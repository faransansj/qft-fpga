==> flow/design.v <==
module complex_multiplier #(
    parameter INT_WIDTH = 8,     
    parameter FRAC_WIDTH = 8     
) (
    input wire clk,
    input wire rst,
    input wire signed [INT_WIDTH+FRAC_WIDTH-1:0] a_real,
    input wire signed [INT_WIDTH+FRAC_WIDTH-1:0] a_imag,
    input wire signed [INT_WIDTH+FRAC_WIDTH-1:0] b_real,
    input wire signed [INT_WIDTH+FRAC_WIDTH-1:0] b_imag,
    output reg signed [INT_WIDTH+FRAC_WIDTH-1:0] out_real,
    output reg signed [INT_WIDTH+FRAC_WIDTH-1:0] out_imag,
    input wire start,
    output reg done
);
    reg signed [2*(INT_WIDTH+FRAC_WIDTH)-1:0] ac, bd, ad, bc;
    localparam IDLE = 2'b00;
    localparam CALC = 2'b01;
    localparam DONE = 2'b10;
    reg [1:0] state, next_state;
    always @(posedge clk or posedge rst) begin
        if (rst) begin
            state <= IDLE;
        end else begin
            state <= next_state;
        end
    end
    always @(*) begin
        case (state)
            IDLE: next_state = start ? CALC : IDLE;
            CALC: next_state = DONE;
            DONE: next_state = IDLE;
            default: next_state = IDLE;
        endcase
    end
    always @(posedge clk) begin
        case (state)
            IDLE: begin
                done <= 0;
            end
            CALC: begin
                ac <= (a_real * b_real) >>> FRAC_WIDTH;
                bd <= (a_imag * b_imag) >>> FRAC_WIDTH;
                ad <= (a_real * b_imag) >>> FRAC_WIDTH;
                bc <= (a_imag * b_real) >>> FRAC_WIDTH;
            end
            DONE: begin
                out_real <= ac - bd;
                out_imag <= ad + bc;
                done <= 1;
            end
        endcase
    end
endmodule
* Tool chain data of complex_multiplier
What the tools print for complex_multiplier, step after step. Lines are those of the file above, counted from 1. Cell names lack the library's common part. A cell with - has no value.
Inputs: design top complex_multiplier, clock port clk, standard-cell library sky130hd, library corner tt_025C_1v80

* Word level
Source: Yosys, flattened and elaborated, memories not mapped. Widths are those after wreduce. Registers that Yosys merges into a memory's read port (data or address) are not register bits. Print and check cells do not count. Equal cells are merged and count once.
Bit counts: bits in registers 99, bits of input ports 67, output and inout port bits 33
Cells by class: add/sub/neg operators 2, multipliers 4, equal/unequal tests 2, muxes and demuxes 3, reduce/logical cells 2
Operators with widths (number):
- 16-bit by 16-bit multiplier with 24-bit output | 4
- 16-bit adder | 1
- 16-bit subtractor | 1
- 2-bit parallel mux with 2-bit select | 1
- 2-bit by 1-bit equality test with 1-bit output (second input constant) | 1
- 2-bit equality test (second input constant) | 1
- 2-bit logical NOT | 1
- 2-bit nonzero test | 1
- 1-bit parallel mux with 2-bit select | 1
- 1-bit 2-to-1 mux | 1

* Longest topological paths
Longest topological path by Yosys (ltp), each cell counted once; first at word level (registers and memories cut), then after technology mapping (sequential cells cut; the memories' decode and read muxes count).
Depth: depth in word-level cells 2, ABC_AREA 0, mapped depth 24, depth with buffers taken out 22

* Synthesis result
Yosys stat after the flow's synthesis: flattened, memories mapped to cells. It holds for the ABC_AREA given above (unset counts as 0); a run with the other value may have another netlist.
Cell types:
- fa_1 | number 746, total area 1.49E+04 µm²
- ha_1 | number 310, total area 3878.72 µm²
- inv_1 | number 1011, total area 3794.89 µm²
- edfxtp_1 | number 97, total area 2.91E+03 µm²
- and2_1 | number 453, total area 2.83E+03 µm²
- nand2_1 | number 444, total area 1.67E+03 µm²
- xnor2_1 | number 129, total area 1.13E+03 µm²
- clkbuf_1 | number 166, total area 623.098 µm²
- nor2_1 | number 95, total area 356.592 µm²
- xor2_1 | number 30, total area 262.752 µm²
- a21oi_1 | number 34, total area 170.163 µm²
- nor3_1 | number 22, total area 110.106 µm²
- nand2b_1 | number 16, total area 100.096 µm²
- o21a_1 | number 13, total area 97.594 µm²
- a21o_1 | number 12, total area 90.086 µm²
- nand3_1 | number 18, total area 90.086 µm²
- nor2b_1 | number 13, total area 81.328 µm²
- and3_1 | number 12, total area 75.072 µm²
Other cell types: 44; their cells: 114.
Synthesis totals: cells in the netlist 3735, chip area (Yosys) 34146.5 µm², sequential part of the area 2989.1 µm², flip-flop cells 100, buffer cells 168

* Path before layout
Path of least setup slack by OpenSTA after synthesis, without wires, with an ideal clock, recovery checks aside; 20% of the period is set as input and as output delay. Where synthesis merged equal registers, the netlist keeps one of their names.
Timing post-synthesis: kind in2reg, from in a_real[10], to reg ad[14], clock period 9.03 ns, input delay 1.806 ns, arrival 7.262 ns, setup slack 1.506 ns, delay of the path 5.718 ns, stages on the path 22, synthesis period reached 7.524 ns
"delay of the path" = arrival - input delay + setup time. "stages on the path" counts driving pins, that of a launching flip-flop among them; a cell with two outputs on the path counts twice. "synthesis period reached" = period - worst setup slack (recovery checks aside). The figure is calculated, with input and output delays left at 20% of the set period. The rows between start and end are the longest chain of elaborated cells between them; the timing report does not say that the signal goes this way. Where chains are equally long, one stands for them. Each line given opens the expression or statement behind the cell; cells for indexed reads and writes are added by Yosys, which also makes memories of some case tables.
Between the ends, post-synthesis: cells stage by stage clkbuf_1 -> clkbuf_1 -> nand2_1 -> fa_1 -> fa_1 -> fa_1 -> fa_1 -> inv_1 -> fa_1 -> inv_1 -> fa_1 -> inv_1 -> ha_1 -> or3_1 -> or3_1 -> a31oi_1 -> nor3_2 -> nand4_2 -> a31oi_2 -> a211oi_2 -> o21bai_1 -> xor2_1, cells in the longest elaborated chain 1
Ends and longest elaborated chain, post-synthesis:
- from (decl) | RTL line 7 | input wire signed [INT_WIDTH+FRAC_WIDTH-1:0] a_real,
- 16-bit by 16-bit multiplier with 24-bit output | RTL line 44 | ad <= (a_real * b_imag) >>> FRAC_WIDTH;
- to (assign) | RTL line 44

* Path in the finished layout
Path of least setup slack in the final report of job 1 (OpenROAD, finished layout, wires in). Where an end is a register, its clock arrival counts in the times.
Timing after layout: kind in2reg, from in a_real[8], to reg ad[14], clock period 8.75 ns, input delay 1.75 ns, arrival 8.05 ns, setup slack 0.84 ns, stages on the path 22
The rows between start and end are the longest chain of elaborated cells between them; the timing report does not say that the signal goes this way. Where chains are equally long, one stands for them.
Between the ends, after layout: cells stage by stage clkdlybuf4s50_1 -> and2_1 -> fa_1 -> inv_1 -> fa_1 -> fa_1 -> inv_1 -> fa_1 -> fa_1 -> inv_1 -> fa_1 -> inv_1 -> ha_1 -> or3_1 -> or3_1 -> a31oi_1 -> nor3_2 -> nand4_2 -> a31oi_2 -> a211oi_2 -> o21bai_1 -> xor2_1, cells in the longest elaborated chain 1
Ends and longest elaborated chain, after layout:
- from (decl) | RTL line 7 | input wire signed [INT_WIDTH+FRAC_WIDTH-1:0] a_real,
- 16-bit by 16-bit multiplier with 24-bit output | RTL line 44 | ad <= (a_real * b_imag) >>> FRAC_WIDTH;
- to (assign) | RTL line 44

Hand-over note for complex_multiplier

Module complex_multiplier, platform sky130hd: 2 stored runs of the flow (Yosys, OpenROAD) with differing settings, in no particular order. Input and output delays are each 20% of the period that was set; the output load is 0.01 pF.
"achieved clock period" is the run's clock period less its worst setup slack. It is reckoned from that one timing run; input and output delays stay at 20% of the period that was set.
"worst setup path time": the worst setup path's part of the clock period (all of it between registers, 20% less for each end at a port) less its slack. A launch clock that arrives late makes it longer, a capture clock that arrives late makes it shorter.
[job 1] settings: period_ns=8.75, SETUP_SLACK_MARGIN=-0.79, CAP_MARGIN=20, CORE_MARGIN=2, CORE_UTILIZATION=40, SLEW_MARGIN=20
[job 1] result: chip area after synthesis (Yosys) 34146.5 µm², die area 87719.6 µm², utilization 0.44, worst setup slack after layout 0.838 ns, total negative slack 0.000 ns, worst hold slack 0.534 ns, achieved clock period 7.912 ns, worst setup path time 6.16 ns, worst setup path kind in2reg
[job 2] settings: period_ns=5.53, CORE_UTILIZATION=32, SETUP_SLACK_MARGIN=0.22, TNS_END_PERCENT=80, CTS_CLUSTER_DIAMETER=373, SLEW_MARGIN=10, MAX_ROUTING_LAYER=met5, CAP_MARGIN=20, CORE_MARGIN=2
[job 2] result: chip area after synthesis (Yosys) 34146.5 µm², die area 109336.0 µm², utilization 0.426, worst setup slack after layout -0.917 ns, total negative slack -31.361 ns, worst hold slack 0.536 ns, achieved clock period 6.447 ns, worst setup path time 5.34 ns, worst setup path kind in2reg

End of note.
